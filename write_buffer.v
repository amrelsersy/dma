==> flow/design.v <==
module write_buffer(clk,RESET, word_count, address, data_bus,conc_flag_out);
input clk ,RESET;
input [7:0] data_bus;
output reg [15:0] address, word_count;
output reg conc_flag_out;
reg flag ;  
initial 
begin 
flag <= 0 ;
conc_flag_out <=0 ; 
end 
always @ (posedge clk or posedge RESET ) 
	begin
             if(RESET) 
              begin 
                address<= 0  ;
                word_count <= 0 ; 
                flag <= 0 ; 
		conc_flag_out<=0 ; 
               end 
             else 
              begin 
                   if(flag == 0)
                     begin 
                        address <= data_bus;
	                word_count<= data_bus;
			conc_flag_out <=0 ; 
                        flag <= 1; 
		    end	
		    else if(flag == 1)
                     begin 
			address = ((address<<8)|data_bus);
	                word_count = ((word_count<<8)|{8'h00,data_bus});
                        conc_flag_out =1 ; 
                        flag =0 ; 
			end
              end   
	end
endmodule
### Step by step through the tools: write_buffer

The steps from the RTL of write_buffer to its reports follow in flow order.
Line numbers count from 1 in the design file above.
Operators: Yosys type, input widths -> output width; for muxes data width and select width s.
Cell names lack the library's common part.
The mark - stands for no value.

* design top: write_buffer
* clock port: clk
* library: sky130hd
* timing corner: tt_025C_1v80

### Word-level counts

Counts by Yosys on the flattened word-level netlist (proc, flatten, opt, wreduce; memories kept). Register bits leave out memories and registers merged into their read ports (data or address); mux counts leave out enables and synchronous resets folded into registers. Print and check cells are left out. Cells with the same type and inputs are merged into one.

* multiplexer cells: 4
* bitwise logic cells: 2

Operators by type and width (number)
* $or 16x8->16: 2
* $mux 16: 2
* $mux 1: 2

* bits in registers: 34
* input bits: 10

### Logic depth

Yosys ltp: most cells in a row. Word level: on the elaborated netlist, between registers, memories and ports. Mapped: between sequential cells and ports; inverters and the memories' decode and read muxes count.

* depth in word-level cells: 2
* ABC_AREA: 0
* depth in mapped cells: 1
* depth with buffers taken out: 1

### Mapped cells and area

Source: synth_stat.txt of the flow (Yosys; design flattened, memories mapped). It holds for the ABC_AREA given above (unset counts as 0); a run with the other value may have another netlist.

Cells by type
* dfrtp_1: number 18, total area 450.432 sq um
* buf_4: number 16, total area 120.115 sq um
* and2_1: number 8, total area 50.048 sq um
* inv_1: number 2, total area 7.507 sq um

* standard cells after synthesis: 44
* cell area after synthesis: 0.0006281 sq mm
* area of sequential cells: 0.0004504 sq mm
* flip-flops: 18
* buffer cells: 16

### Path before layout

Path of least setup slack by OpenSTA after synthesis, without wires, with an ideal clock, recovery checks aside; 20% of the period is set as input and as output delay. Where synthesis merged equal registers, the netlist keeps one of their names.

* kind: register -> register
* from: register address[2]
* to: register address[10]
* clock period: 0.631 ns
* setup time: 0.119 ns
* launch time at the first pin: 0.000 ns
* arrival: 0.555 ns
* data required time: 0.512 ns
* slack: -0.043 ns
* delay of the path: 0.674 ns
* driving pins on the path: 2
* path buffers: 0
* synthesis period reached: 0.674 ns

"delay of the path" = arrival - input delay + setup time.
"driving pins on the path": output pins that drive a net of the path, with the launching flip-flop's if there is one; two outputs of one cell count as two.
"synthesis period reached" is the clock period less the worst setup slack; recovery checks do not enter. This is arithmetic on one report: input and output delays are still those of the set period (20% each).
The rows between start and end are the longest chain of elaborated cells between them; the timing report does not say that the signal goes this way. Where chains are equally long, one stands for them.
Each line given opens the expression or statement behind the cell; cells for indexed reads and writes are added by Yosys, which also makes memories of some case tables.
At most two assigning lines are given for a register; there are more.

* path through: dfrtp_1 > and2_1
* length of the longest elaborated chain: 2
* elaborated cells on any way between the ends: 2

RTL lines, path post-synthesis
* start: declaration: line 4 `output reg [15:0] address, word_count;`
* start: assignment: line 25 `address <= data_bus;`
* start: assignment: line 32 `address = ((address<<8)|data_bus);`
* $or 16x8->16: line 32
* $mux 16: line 23 `if(flag == 0)`
* end: assignment: line 25
* end: assignment: line 32
* end: declaration: line 4

### Worst path after layout

Path of least setup slack in the final report of run 1 (OpenROAD, finished layout, wires in). Where an end is a register, its clock arrival counts in the times.

* kind: register -> output
* from: register address[4]
* to: output port address[4]
* clock period: 1.18 ns
* output delay: 0.24 ns
* launch time at the first pin: 0.28 ns
* arrival: 0.82 ns
* data required time: 0.94 ns
* slack: 0.12 ns
* driving pins on the path: 2
* path buffers: 1

At most two assigning lines are given for a register; there are more.

* path through: dfrtp_1 > clkbuf_2
* length of the longest elaborated chain: 0
* elaborated cells on any way between the ends: 0

RTL lines, path after layout
* start: declaration: line 4 `output reg [15:0] address, word_count;`
* start: assignment: line 25 `address <= data_bus;`
* start: assignment: line 32 `address = ((address<<8)|data_bus);`
* end: declaration: line 4

Ticket comment

Flow measurements of write_buffer on sky130hd: 2 stored runs with different settings, listed in no order. Input and output delays are each 20% of the period that was set; the output load is 0.01 pF.
"time on the worst setup path" = time allowed to the worst setup path (clock period - input delay - output delay, where it has them) - its slack; a late launch clock adds to it, a late capture clock takes from it.

### Run 1

Settings: `period_ns=1.18`, `CAP_MARGIN=20`, `CORE_MARGIN=2`, `CORE_UTILIZATION=40`, `SLEW_MARGIN=20`

- Standard-cell area of the final layout: 0.0008208 sq mm
- Time on the worst setup path: 0.82 ns
- Worst setup path type: register -> output
- Overall die area: 0.0019031 sq mm
- Setup total negative slack: 0.000 ns
- Post-synthesis cell area: 0.0006281 sq mm
- Lowest setup slack: 0.124 ns

### Run 2

Settings: `period_ns=0.576`, `CORE_UTILIZATION=62`, `SETUP_SLACK_MARGIN=0.15`, `HOLD_SLACK_MARGIN=0.02`, `TNS_END_PERCENT=50`, `ABC_AREA=0`, `GPL_TIMING_DRIVEN=0`, `CAP_MARGIN=20`, `MIN_ROUTING_LAYER=met1`, `CORE_MARGIN=2`, `SLEW_MARGIN=20`

No results, placement failed with GPL-0301.
